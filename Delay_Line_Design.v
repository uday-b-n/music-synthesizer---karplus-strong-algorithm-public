==> flow/design.v <==
module delay_line(out, in, clk);
  parameter L=4;
  parameter b=8;
  input wire[7:0] in;
  input wire clk;
  output reg[7:0] out;
  reg [7:0]a[L-1:0];
  integer i;
   initial begin
     out = 0;
     for (i=0;i<L;i=i+1) begin
       a[i]=0;
    end
end
  always @(negedge clk) begin
    out = a[L-1];
    for (i=L-1;i>0;i=i-1) begin
      a[i]=a[i-1];
    end
    a[0]=in;
  end
endmodule
==> Tool chain data of delay_line <==
The steps from the RTL of delay_line to its reports follow in flow order.
Line numbers count from 1 in the design file above.
Operators: Yosys type, input widths -> output width; for muxes data width and select width s.
Library cell names are shortened.
{ "design": {"design": "delay_line", "clk_port": "clk", "library": "sky130hd", "corner": "tt_025C_1v80"} }

==> Elaborated design <==
Counts by Yosys on the flattened word-level netlist (proc, flatten, opt, wreduce). Print and check cells are left out. Cells with the same type and inputs are merged into one.
{ "classes": {"bitwise": 0, "n_mul": 0, "div_mod_pow": 0, "shift": 0, "addsub": 0, "compare": 0, "mux": 0, "reduce_and_logical": 0, "equal": 0} }
{ "bits": {"output_inout_bits": 8, "latch_bits": 0, "elab_cells": 5, "mem_bits_ro": 0, "ram_bits": 0, "reg_bits": 40, "clocked_rd_ports_x_width": 0, "n_memories": 0} }

==> Logic depth <==
Longest topological path by Yosys (ltp), each cell counted once; first at word level (registers and memories cut), then after technology mapping (sequential cells cut; the memories' decode and read muxes count).
{ "logic_depth": {"depth_word": 0, "abc_area": 1, "mapped_depth": 1} }

==> After synthesis <==
The flow's flattened synthesis, as Yosys stat reports it; memories are mapped. The netlist is that of the ABC_AREA named above (0 if unset); the other value can give another one.
{ "by_type": {"columns": ["type", "n"], "rows": [
  ["dfxtp_1", 40],
  ["inv_1", 1]
]} }
{ "synth_totals": {"yosys_area_mm2": 0.0008045, "buffers": 0, "flip_flops": 40, "cell_count": 41, "seqArea_mm2": 0.0008008} }

# Flow runs of delay_line

Module delay_line, platform sky130hd: 2 stored runs of the flow (Yosys, OpenROAD) with differing settings, in no particular order. Input and output delays are each 20% of the period that was set; the output load is 0.01 pF.
"total_power_mw" rests on the timing tool's default activity at the inputs, not on a simulated workload.

Flow run 1
==> flow/run.sh <==
#!/bin/bash
# the make line also repeats the synthesis and layout settings of config.mk as NAME=value (left out here)
make -C /OpenROAD-flow-scripts/flow DESIGN_CONFIG=/design/flow/config.mk WORK_HOME=/design/flow/orfs CLKGATE_MAP_FILE= finish
==> flow/config.mk <==
export PLATFORM = sky130hd
export DESIGN_NAME = delay_line
export DESIGN_NICKNAME = delay_line
export VERILOG_FILES = /design/flow/design.v
export SDC_FILE = /design/flow/constraint.sdc
export NUM_CORES = 4
export LEC_CHECK = 0
export ABC_AREA = 1
export CAP_MARGIN = 0
export CELL_PAD_IN_SITES_GLOBAL_PLACEMENT = 1
export CORE_MARGIN = 2
export CORE_UTILIZATION = 49
export CTS_CLUSTER_SIZE = 48
export GPL_TIMING_DRIVEN = 0
export HOLD_SLACK_MARGIN = 0.29
export PLACE_DENSITY = 0.54
export SETUP_SLACK_MARGIN = 0.3
export SLEW_MARGIN = 15
==> flow/constraint.sdc <==
create_clock -name core_clock -period 1.07 [get_ports {clk}]
set_input_delay 0.2140 -clock core_clock [delete_from_list [all_inputs] [get_ports {clk}]]
set_output_delay 0.2140 -clock core_clock [all_outputs]
set_load 0.01 [all_outputs]

==> results of flow run 1, as JSON <==
{
  "timing.hold.ws_ns": 0.307,
  "total_power_mw": 3.415,
  "design_die_area_mm2": 0.001982,
  "yosys.chip_area_mm2": 0.0008045,
  "finalUtil_frac": 0.816,
  "post_route_stdcell_area_mm2": 0.0012437,
  "final_setup_ws_ns": -0.485
}

Flow run 2
==> flow/run.sh <==
#!/bin/bash
# the make line also repeats the synthesis and layout settings of config.mk as NAME=value (left out here)
make -C /OpenROAD-flow-scripts/flow DESIGN_CONFIG=/design/flow/config.mk WORK_HOME=/design/flow/orfs CLKGATE_MAP_FILE= finish
==> flow/config.mk <==
export PLATFORM = sky130hd
export DESIGN_NAME = delay_line
export DESIGN_NICKNAME = delay_line
export VERILOG_FILES = /design/flow/design.v
export SDC_FILE = /design/flow/constraint.sdc
export NUM_CORES = 4
export LEC_CHECK = 0
export ABC_AREA = 0
export CAP_MARGIN = 20
export CORE_MARGIN = 8
export CORE_UTILIZATION = 50
export CTS_CLUSTER_DIAMETER = 352
export CTS_CLUSTER_SIZE = 98
export GPL_ROUTABILITY_DRIVEN = 0
export GPL_TIMING_DRIVEN = 0
export HOLD_SLACK_MARGIN = -0.05
export PLACE_DENSITY = 0.74
export SETUP_SLACK_MARGIN = -0.03
export SLEW_MARGIN = 5
==> flow/constraint.sdc <==
create_clock -name core_clock -period 0.802 [get_ports {clk}]
set_input_delay 0.1604 -clock core_clock [delete_from_list [all_inputs] [get_ports {clk}]]
set_output_delay 0.1604 -clock core_clock [all_outputs]
set_load 0.01 [all_outputs]

==> results of flow run 2, as JSON <==
{
  "timing.hold.ws_ns": 0.303,
  "total_power_mw": 4.538,
  "design_die_area_mm2": 0.0031483,
  "yosys.chip_area_mm2": 0.0008045,
  "finalUtil_frac": 0.832,
  "post_route_stdcell_area_mm2": 0.0012537,
  "final_setup_ws_ns": -0.560
}
