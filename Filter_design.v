==> flow/design.v <==
module filter(o_fil,i_fil,clk);
  input wire clk;
  input wire [7:0]i_fil;
  output reg [7:0]o_fil;
  reg[7:0] xn;
  reg[7:0] xn1;
  initial begin
    xn = 8'b0;
  end
  always @(negedge clk) begin
    xn1=xn;
    xn=i_fil;
    o_fil=(xn+xn1)/2;
  end
endmodule 
# Tool chain data of filter
# The steps from the RTL of filter to its reports follow in flow order.
# Line numbers count from 1 in the design file above.
# Operators: Yosys type, input widths -> output width; for muxes data width and select width s.
# Library cell names are shortened.
design:
  top_module: "filter"
  clk_port: "clk"
  library: "sky130hd"
  corner: "tt_025C_1v80"

# After elaboration
# Counts by Yosys on the flattened word-level netlist (proc, flatten, opt, wreduce; memories kept). Register bits leave out memories and registers merged into their read ports (data or address); mux counts leave out enables and synchronous resets folded into registers. Print and check cells are left out. Cells with the same type and inputs are merged into one.
classes:
  addsub: 1
ops:
  columns: ["cell", "count"]
  rows:
  - ["$add 8x8->9", 1]
bits:
  out_inout_bits: 8
  ff_bits: 16
  wordCells: 3

# Longest topological paths
# Yosys ltp: most cells in a row. Word level: on the elaborated netlist, between registers, memories and ports. Mapped: between sequential cells and ports; inverters and the memories' decode and read muxes count.
depth:
  depth_word: 1
  abc_area: 0
  mapped_depth: 6

# After synthesis
# Source: synth_stat.txt of the flow (Yosys; design flattened, memories mapped). It holds for the ABC_AREA given above (unset counts as 0); a run with the other value may have another netlist.
# The area totals of this step are shown rounded.
types:
  columns: ["cell", "count", "area_total_um2"]
  rows:
  - ["dfxtp_1", 16, 320.307]
  - ["ha_1", 7, 87.584]
  - ["a21oi_1", 5, 25.024]
  - ["a311o_1", 2, 20.019]
  - ["fa_1", 1, 20.019]
  - ["xnor2_1", 2, 17.517]
  - ["xor2_1", 2, 17.517]
  - ["a21o_1", 2, 15.014]
  - ["nor2b_1", 2, 12.512]
  - ["inv_1", 3, 11.261]
  - ["nand2_1", 3, 11.261]
  - ["mux2i_1", 1, 10.01]
  - ["nor3_1", 2, 10.01]
  - ["a2111oi_0", 1, 8.758]
  - ["a221oi_1", 1, 8.758]
  - ["nor2_1", 2, 7.507]
  - ["o21bai_1", 1, 7.507]
  - ["and2_1", 1, 6.256]
# Other cell types: 5; their cells: 5.
synth_totals:
  buf_cells: 0
  sequential_area_um2: 320
  yosys_area_um2: 643
  ffs: 16
  cells: 59

# Stored flow runs of filter (2 of them; Yosys, OpenROAD, sky130hd). They differ in their settings and are not a sequence. Constraints: input delay and output delay 20% of the set period each, output load 0.01 pF.
runs:
  - name: "flow run 1"
    settings:
      period_ns: 7.44
      CORE_UTILIZATION: 52
      SETUP_SLACK_MARGIN: -0.01
      PLACE_DENSITY_LB_ADDON: 0.23
      CORE_MARGIN: 7
      CELL_PAD_IN_SITES_DETAIL_PLACEMENT: 1
      GPL_ROUTABILITY_DRIVEN: 1
      CTS_CLUSTER_SIZE: 64
      CTS_CLUSTER_DIAMETER: 337
      MAX_ROUTING_LAYER: "met5"
      CAP_MARGIN: 20
      SLEW_MARGIN: 20
    outcome: "not finished: clock tree synthesis ended with error DPL-0033"
  - name: "flow run 2"
    settings:
      period_ns: 2.43
      CORE_UTILIZATION: 66
      PLACE_DENSITY_LB_ADDON: 0.2
      CORE_MARGIN: 4
      CELL_PAD_IN_SITES_DETAIL_PLACEMENT: 1
      CTS_CLUSTER_SIZE: 53
      CAP_MARGIN: 20
      SLEW_MARGIN: 20
    outcome: "not finished: floorplanning ended with error PDN-0185"
